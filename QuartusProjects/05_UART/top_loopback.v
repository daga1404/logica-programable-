==> flow/design.v <==
module debounce (
    input clk,
    input btn,
    output reg out
);
    reg [15:0] counter;
    reg btn_sync_0, btn_sync_1;
    always @(posedge clk) begin
        btn_sync_0 <= btn;
        btn_sync_1 <= btn_sync_0;
    end
    always @(posedge clk) begin
        if (btn_sync_1)
            counter <= counter + 1;
        else
            counter <= 0;
    end
    always @(posedge clk) begin
        if (counter == 16'hFFFF)
            out <= 1;
        else
            out <= 0;
    end
endmodule
module receiver #(
    parameter COUNTS_PER_BIT = 434,
    parameter DATA_BITS = 8,
    parameter CLOCK_CTR_WIDTH = 32,
    parameter D_IDX_WIDTH = (DATA_BITS > 1) ? $clog2(DATA_BITS) : 1
)(
    input serial_data_in,
    input clk,
    input rst, 
    input [1:0] parity_type, 
    output reg parity_error,
    output reg [DATA_BITS-1:0] parallel_out
);
    localparam base_freq = 50_000_000;
    localparam baudrate  = 115_200;
    localparam counts_per_bit_calc = base_freq / baudrate;
    localparam RX_IDLE   = 0;
    localparam RX_START  = 1;
    localparam RX_DATA   = 2;
    localparam RX_PARITY = 3;
    localparam RX_STOP   = 4;
    reg [2:0] active_state;
    reg [1:0] parity_type_reg;
    reg [CLOCK_CTR_WIDTH-1:0] clock_ctr;
    reg [D_IDX_WIDTH-1:0] d_idx;
    reg [DATA_BITS-1:0] data_reg; 
    wire calc_parity = ^data_reg;
    always @(posedge clk or negedge rst) begin
        if (!rst) begin
            active_state    <= RX_IDLE;
            parallel_out    <= 0;
            data_reg        <= 0;
            clock_ctr       <= 0;
            d_idx           <= 0;
            parity_type_reg <= 0;
            parity_error    <= 0;
        end else begin
            parity_type_reg <= parity_type;
            case (active_state)
                RX_IDLE: begin
                    d_idx <= 0;
                    clock_ctr <= 0;
                    parity_error <= 0;
                    if (~serial_data_in)
                        active_state <= RX_START;
                end
                RX_START: begin
                    if (clock_ctr < ((counts_per_bit_calc - 1)/2))
                        clock_ctr <= clock_ctr + 1;
                    else begin
                        if (~serial_data_in) begin 
                            clock_ctr   <= 0;
                            active_state <= RX_DATA;
                        end else
                            active_state <= RX_IDLE; 
                    end
                end
                RX_DATA: begin
                    if (clock_ctr < counts_per_bit_calc - 1)
                        clock_ctr <= clock_ctr + 1;
                    else begin
                        data_reg[d_idx] <= serial_data_in;
                        clock_ctr <= 0;
                        d_idx <= (d_idx < DATA_BITS - 1) ? d_idx + 1 : 0;
                        active_state <= (d_idx == DATA_BITS - 1) ? RX_PARITY : RX_DATA;
                    end
                end
                RX_PARITY: begin
                    if (parity_type_reg != 0) begin
                        parity_error <= (parity_type_reg == 1) ? 
                                        (calc_parity != serial_data_in) : 
                                        (calc_parity == serial_data_in);
                    end
                    if (clock_ctr < counts_per_bit_calc - 1)
                        clock_ctr <= clock_ctr + 1;
                    else begin
                        clock_ctr   <= 0;
                        active_state <= RX_STOP;
                    end
                end
                RX_STOP: begin
                    if (clock_ctr < counts_per_bit_calc - 1)
                        clock_ctr <= clock_ctr + 1;
                    else begin
                        clock_ctr   <= 0;
                        if (serial_data_in && !parity_error)
                            parallel_out <= data_reg;
                        active_state <= RX_IDLE;
                    end
                end
                default: active_state <= RX_IDLE;
            endcase
        end
    end
endmodule
module top_loopback (
    input clk,           
    input rst,           
    input btn,          
    input [7:0] sw,     
    output [7:0] leds,  
    output serial_tx,   
    input serial_rx    
);
    wire send_pulse;
    debounce debouncer (
        .clk(clk),
        .btn(btn),
        .out(send_pulse)
    );
    tx transmitter (
        .data(sw),
        .send_data(send_pulse),
        .clk(clk),
        .rst(rst),
        .serial_out(serial_tx)
    );
    receiver #(
        .COUNTS_PER_BIT(434),
        .DATA_BITS(8)
    ) uart_receiver (
        .serial_data_in(serial_rx),
        .clk(clk),
        .rst(rst),
        .parity_type(2'b01),  
        .parity_error(),    
        .parallel_out(leds)
    );
endmodule
module tx(
    input [7:0] data,
    input send_data,
    input clk,
    input rst,
    output reg serial_out
);
    localparam base_freq      = 50_000_000;
    localparam baudrate       = 115_200;
    localparam counts_per_bit = base_freq / baudrate;
    localparam TX_IDLE   = 0;
    localparam TX_START  = 1;
    localparam TX_DATA   = 2;
    localparam TX_PARITY = 3;
    localparam TX_STOP   = 4;
    reg [2:0] active_state;
    reg [31:0] clock_ctr;
    reg [2:0] d_idx;
    reg [3:0] one_count;
    always @(posedge clk or negedge rst) begin
        if (!rst) begin
            active_state <= TX_IDLE;
            serial_out   <= 1;
            clock_ctr    <= 0;
            d_idx        <= 0;
            one_count    <= 0;
        end else begin
            case (active_state)
                TX_IDLE: begin
                    serial_out <= 1;
                    if (send_data) begin
                        active_state <= TX_START;
                        clock_ctr    <= 0;
                        d_idx        <= 0;
                        one_count    <= 0;
                    end
                end
                TX_START: begin
                    serial_out <= 0;  
                    if (clock_ctr < counts_per_bit - 1)
                        clock_ctr <= clock_ctr + 1;
                    else begin
                        clock_ctr   <= 0;
                        active_state <= TX_DATA;
                    end
                end
                TX_DATA: begin
                    serial_out <= data[d_idx];
                    one_count  <= one_count + (data[d_idx] ? 1 : 0);
                    if (clock_ctr < counts_per_bit - 1)
                        clock_ctr <= clock_ctr + 1;
                    else begin
                        clock_ctr <= 0;
                        d_idx <= (d_idx < 7) ? d_idx + 1 : 0;
                        active_state <= (d_idx == 7) ? TX_PARITY : TX_DATA;
                    end
                end
                TX_PARITY: begin
                    serial_out <= (one_count % 2);
                    if (clock_ctr < counts_per_bit - 1)
                        clock_ctr <= clock_ctr + 1;
                    else begin
                        clock_ctr   <= 0;
                        active_state <= TX_STOP;
                    end
                end
                TX_STOP: begin
                    serial_out <= 1; 
                    if (clock_ctr < counts_per_bit - 1)
                        clock_ctr <= clock_ctr + 1;
                    else begin
                        clock_ctr   <= 0;
                        active_state <= TX_IDLE;
                    end
                end
                default: active_state <= TX_IDLE;
            endcase
        end
    end
endmodule
==> Tool chain data of top_loopback <==
Tool output for the design above, in the order of the flow.
Line numbers count from 1 in the design file above.
Operators carry their Yosys type and port widths (W data, S select, Z words).
Library cell names are shortened.
{ "inputs": {"design": "top_loopback", "clock_port": "clk", "lib": "sky130hd", "lib_corner": "tt_025C_1v80"} }

==> After elaboration <==
Counts by Yosys on the flattened word-level netlist (proc, flatten, opt, wreduce; memories kept). Register bits leave out memories and registers merged into their read ports (data or address). Print and check cells are left out. Cells with the same type and inputs are merged into one.
{ "op_classes": {"n_reduce_logical": 24, "shift": 3, "add_sub_neg": 7, "cmp": 5, "n_logic": 4, "n_eq": 24, "n_mux": 36} }
{ "op_table": {"columns": ["cell", "n"], "rows": [
  ["$mux W32", 5],
  ["$pmux W32 S3", 1],
  ["$add A32 B1 Y32 const B", 2],
  ["$lt A32 B9 Y1 const B", 2],
  ["$pmux W32 S2", 1],
  ["$mux W3", 15],
  ["$lt A32 B8 Y1 const B", 1],
  ["$pmux W3 S5", 2],
  ["$ne A2 B2 Y1 const B", 10],
  ["$add A16 B1 Y16 const B", 1],
  ["$eq A16 B16 Y1 const B", 1],
  ["$reduce_and A2 Y1", 6],
  ["$eq A3 B2 Y1 const B", 4],
  ["$eq A3 B3 Y1 const B", 4],
  ["$pmux W3 S2", 2],
  ["$reduce_and A5 Y1", 2],
  ["$reduce_bool A5 Y1", 2],
  ["$shift A1 B4 Y8", 1],
  ["$shift A1 B4 Y8 const A", 1],
  ["$shiftx A8 B3 Y1", 1],
  ["$and A8 B8 Y8", 1],
  ["$or A8 B8 Y8", 1],
  ["$not A8 Y8", 1],
  ["$reduce_xor A8 Y1", 1],
  ["$pmux W4 S2", 1],
  ["$reduce_bool A2 Y1", 3],
  ["$add A3 B1 Y3 const B", 2],
  ["$eq A3 B1 Y1 const B", 2]
]} }
Not listed: further kinds 20, cells in them 27.
{ "word_totals": {"input_bits": 12, "output_inout_bits": 9, "register_bits": 118, "word_cells": 119} }

==> Depth <==
Yosys ltp: most cells in a row. Word level: on the elaborated netlist, between registers, memories and ports. Mapped: between sequential cells and ports; inverters and the memories' decode and read muxes count.
{ "depth": {"depth_word": 5, "abc_area": 0, "depth_mapped": 8} }

==> Netlist <==
Source: synth_stat.txt of the flow (Yosys; design flattened, memories mapped). It holds for the ABC_AREA given above (unset counts as 0); a run with the other value may have another netlist.
Totals and module areas in this step are rounded.
{ "synth_totals": {"stdcells": 530, "ffs": 119, "yosys_area_um2": 5704} }
{ "types": {"columns": ["cell", "n"], "rows": [
  ["dfrtp_1", 97],
  ["dfxtp_1", 19],
  ["mux2_2", 15],
  ["and2_1", 24],
  ["ha_1", 12],
  ["xnor2_1", 17],
  ["nand2_1", 39],
  ["nor2_1", 39],
  ["nand3_1", 28],
  ["nor2b_1", 22],
  ["mux2i_1", 9],
  ["nor4_4", 4],
  ["dfstp_2", 3],
  ["xor2_1", 9],
  ["a21oi_1", 15],
  ["nor4_1", 12],
  ["o21ai_0", 15],
  ["a31oi_1", 11]
]} }
Other cell types: 54; their cells: 140.
The figures by module come from a second, unflattened synthesis with its own total; it is not the netlist above.
{ "unflattened": {"cells_unflattened": 552, "area_unflattened_um2": 5807} }
Rows give one instance, submodules left out.
{ "modules": {"columns": ["mod", "cells", "mod_area_um2", "n_inst"], "rows": [
  ["receiver", 255, 2853, 1],
  ["tx", 214, 2138, 1],
  ["debounce", 81, 808.3, 1],
  ["top_loopback", 2, 7.5, 1]
]} }

==> Timing after synthesis <==
Source: OpenSTA report_checks on the synthesized netlist (no wires, ideal clock, input and output delay 20% of the period each), path of least setup slack; recovery checks are left aside. Register names are those of the netlist, which keeps one name where synthesis merged equal registers.
{ "synth_timing": {"path_type": "register to register", "startpoint": "register uart_receiver.clock_ctr[0]", "endpoint": "register uart_receiver.data_reg[4]", "launch_ns": 0.000, "driving_pins": 9, "clock_period_ns": 2.27, "setup_time_ns": 0.125, "path_slack_ns": 0.302, "arrival_ns": 1.843, "path_delay_ns": 1.968, "period_less_setup_slack_ns": 1.968} }
"path_delay_ns" = arrival - input delay + setup time.
"driving_pins" counts driving pins, that of a launching flip-flop among them; a cell with two outputs on the path counts twice.
"period_less_setup_slack_ns" = period - worst setup slack (recovery checks aside). The figure is calculated, with input and output delays left at 20% of the set period.
Between the ends stands the longest chain of elaborated cells between them, by number of cells; it is not shown to be the way that was timed. Of several equally long chains one is given.
A line is the first line of the expression or statement that the cell stems from. Yosys adds cells for indexed reads and writes and turns some case tables into memories.
A register here has more assigning lines than the two given.
{ "synth_via": {"path_cell_list": "dfrtp_1 -> inv_1 -> ha_1 -> nor3b_1 -> o21ai_1 -> a211oi_4 -> buf_6 -> nor4_1 -> mux2_4", "elab_chain_cells": 3, "cone_cells": 3} }
{ "synth_rtl": {"columns": ["element", "line_no", "rtl"], "rows": [
  ["start: declaration", 48, "reg [CLOCK_CTR_WIDTH-1:0] clock_ctr;"],
  ["start: assignment", 73, "clock_ctr <= clock_ctr + 1;"],
  ["start: assignment", 84, "clock_ctr <= clock_ctr + 1;"],
  ["$lt A32 B9 Y1", 83, "if (clock_ctr < counts_per_bit_calc - 1)"],
  ["$not A1 Y1", null, null],
  ["$reduce_and A2 Y1", null, null],
  ["end: assignment", 56, "data_reg        <= 0;"],
  ["end: assignment", 86, "data_reg[d_idx] <= serial_data_in;"],
  ["end: declaration", 50, "reg [DATA_BITS-1:0] data_reg;"]
]} }

==> Path in the finished layout <==
Path of least setup slack in the final report of flow run 1 (OpenROAD, finished layout, wires in). Where an end is a register, its clock arrival counts in the times.
{ "layout_timing": {"path_type": "input to register", "startpoint": "input serial_rx", "endpoint": "register uart_receiver.parallel_out[3]", "in_delay_ns": 0.79, "driving_pins": 4, "setup_time_ns": 0.12, "clock_period_ns": 3.94, "launch_ns": 0.79, "arrival_ns": 2.78, "path_slack_ns": 1.45} }
Between the ends stands the longest chain of elaborated cells between them, by number of cells; it is not shown to be the way that was timed. Of several equally long chains one is given.
{ "layout_via": {"path_cell_list": "clkdlybuf4s50_1 -> inv_1 -> nor4_4 -> mux2_2", "elab_chain_cells": 2, "cone_cells": 2} }
{ "layout_rtl": {"columns": ["element", "line_no", "rtl"], "rows": [
  ["start: declaration", 127, "input serial_rx"],
  ["$logic_and A1 B1 Y1", 110, "if (serial_data_in && !parity_error)"],
  ["$reduce_and A3 Y1", null, null],
  ["end: assignment", 55, "parallel_out    <= 0;"],
  ["end: assignment", 111, "parallel_out <= data_reg;"],
  ["end: declaration", 36, "output reg [DATA_BITS-1:0] parallel_out"]
]} }

==> runs of top_loopback <==
Below are 2 stored runs of the flow (Yosys, OpenROAD; platform sky130hd) on top_loopback, each with its settings and what was measured, unordered. Constraints: input delay and output delay 20% of the set period each, output load 0.01 pF.
"achieved_period_ns" is the run's clock period less its worst setup slack. It is reckoned from that one timing run; input and output delays stay at 20% of the period that was set.
By "worst_path_time_ns" is meant the share of the clock period that the worst setup path is allowed (20% is reserved at inputs, 20% at outputs), minus its slack. Clock arrival times at its registers enter into it.
By "design_power_uw" is meant OpenSTA's value without simulated activity: inputs other than the clock are taken to toggle once in ten clock periods, and the tool carries that through the logic.
Results are given in rounded form.

Flow run 1
==> flow/run.sh <==
#!/bin/bash
# the make line also repeats the synthesis and layout settings of config.mk as NAME=value (left out here)
make -C /OpenROAD-flow-scripts/flow DESIGN_CONFIG=/design/flow/config.mk WORK_HOME=/design/flow/orfs CLKGATE_MAP_FILE= finish
==> flow/config.mk <==
export PLATFORM = sky130hd
export DESIGN_NAME = top_loopback
export DESIGN_NICKNAME = top_loopback
export VERILOG_FILES = /design/flow/design.v
export SDC_FILE = /design/flow/constraint.sdc
export NUM_CORES = 4
export LEC_CHECK = 0
export ABC_AREA = 0
export CAP_MARGIN = 20
export CELL_PAD_IN_SITES_GLOBAL_PLACEMENT = 1
export CORE_MARGIN = 4
export CORE_UTILIZATION = 34
export CTS_CLUSTER_DIAMETER = 321
export CTS_CLUSTER_SIZE = 76
export GPL_TIMING_DRIVEN = 1
export SETUP_SLACK_MARGIN = 0.82
export SLEW_MARGIN = 20
==> flow/constraint.sdc <==
create_clock -name core_clock -period 3.94 [get_ports {clk}]
set_input_delay 0.7880 -clock core_clock [delete_from_list [all_inputs] [get_ports {clk}]]
set_output_delay 0.7880 -clock core_clock [all_outputs]
set_load 0.01 [all_outputs]

==> results of flow run 1, as JSON <==
{
  "synthesis_area_um2": 5704,
  "die_um2": 18910,
  "final_stdcell_area_um2": 6728,
  "utilization_pct": 40.7,
  "setup_worst_slack_ns": 1.447,
  "tns_setup_ns": 0.000,
  "hold_ws_ns": 0.325,
  "design_power_uw": 3452,
  "achieved_period_ns": 2.493,
  "worst_path_time_ns": 1.71,
  "path_kind": "input to register"
}

Flow run 2
==> flow/run.sh <==
#!/bin/bash
# the make line also repeats the synthesis and layout settings of config.mk as NAME=value (left out here)
make -C /OpenROAD-flow-scripts/flow DESIGN_CONFIG=/design/flow/config.mk WORK_HOME=/design/flow/orfs CLKGATE_MAP_FILE= finish
==> flow/config.mk <==
export PLATFORM = sky130hd
export DESIGN_NAME = top_loopback
export DESIGN_NICKNAME = top_loopback
export VERILOG_FILES = /design/flow/design.v
export SDC_FILE = /design/flow/constraint.sdc
export NUM_CORES = 4
export LEC_CHECK = 0
export ABC_AREA = 1
export CAP_MARGIN = 20
export CORE_MARGIN = 2
export CORE_UTILIZATION = 38
export CTS_CLUSTER_DIAMETER = 245
export GPL_ROUTABILITY_DRIVEN = 1
export PLACE_DENSITY = 0.48
export SETUP_SLACK_MARGIN = 0.4
export SLEW_MARGIN = 20
export TNS_END_PERCENT = 15
==> flow/constraint.sdc <==
create_clock -name core_clock -period 2.14 [get_ports {clk}]
set_input_delay 0.4280 -clock core_clock [delete_from_list [all_inputs] [get_ports {clk}]]
set_output_delay 0.4280 -clock core_clock [all_outputs]
set_load 0.01 [all_outputs]

==> results of flow run 2, as JSON <==
{
  "synthesis_area_um2": 5719,
  "die_um2": 16050,
  "final_stdcell_area_um2": 6992,
  "utilization_pct": 47.7,
  "setup_worst_slack_ns": 0.362,
  "tns_setup_ns": 0.000,
  "hold_ws_ns": 0.323,
  "design_power_uw": 5196,
  "achieved_period_ns": 1.778,
  "worst_path_time_ns": 1.35,
  "path_kind": "register to output"
}
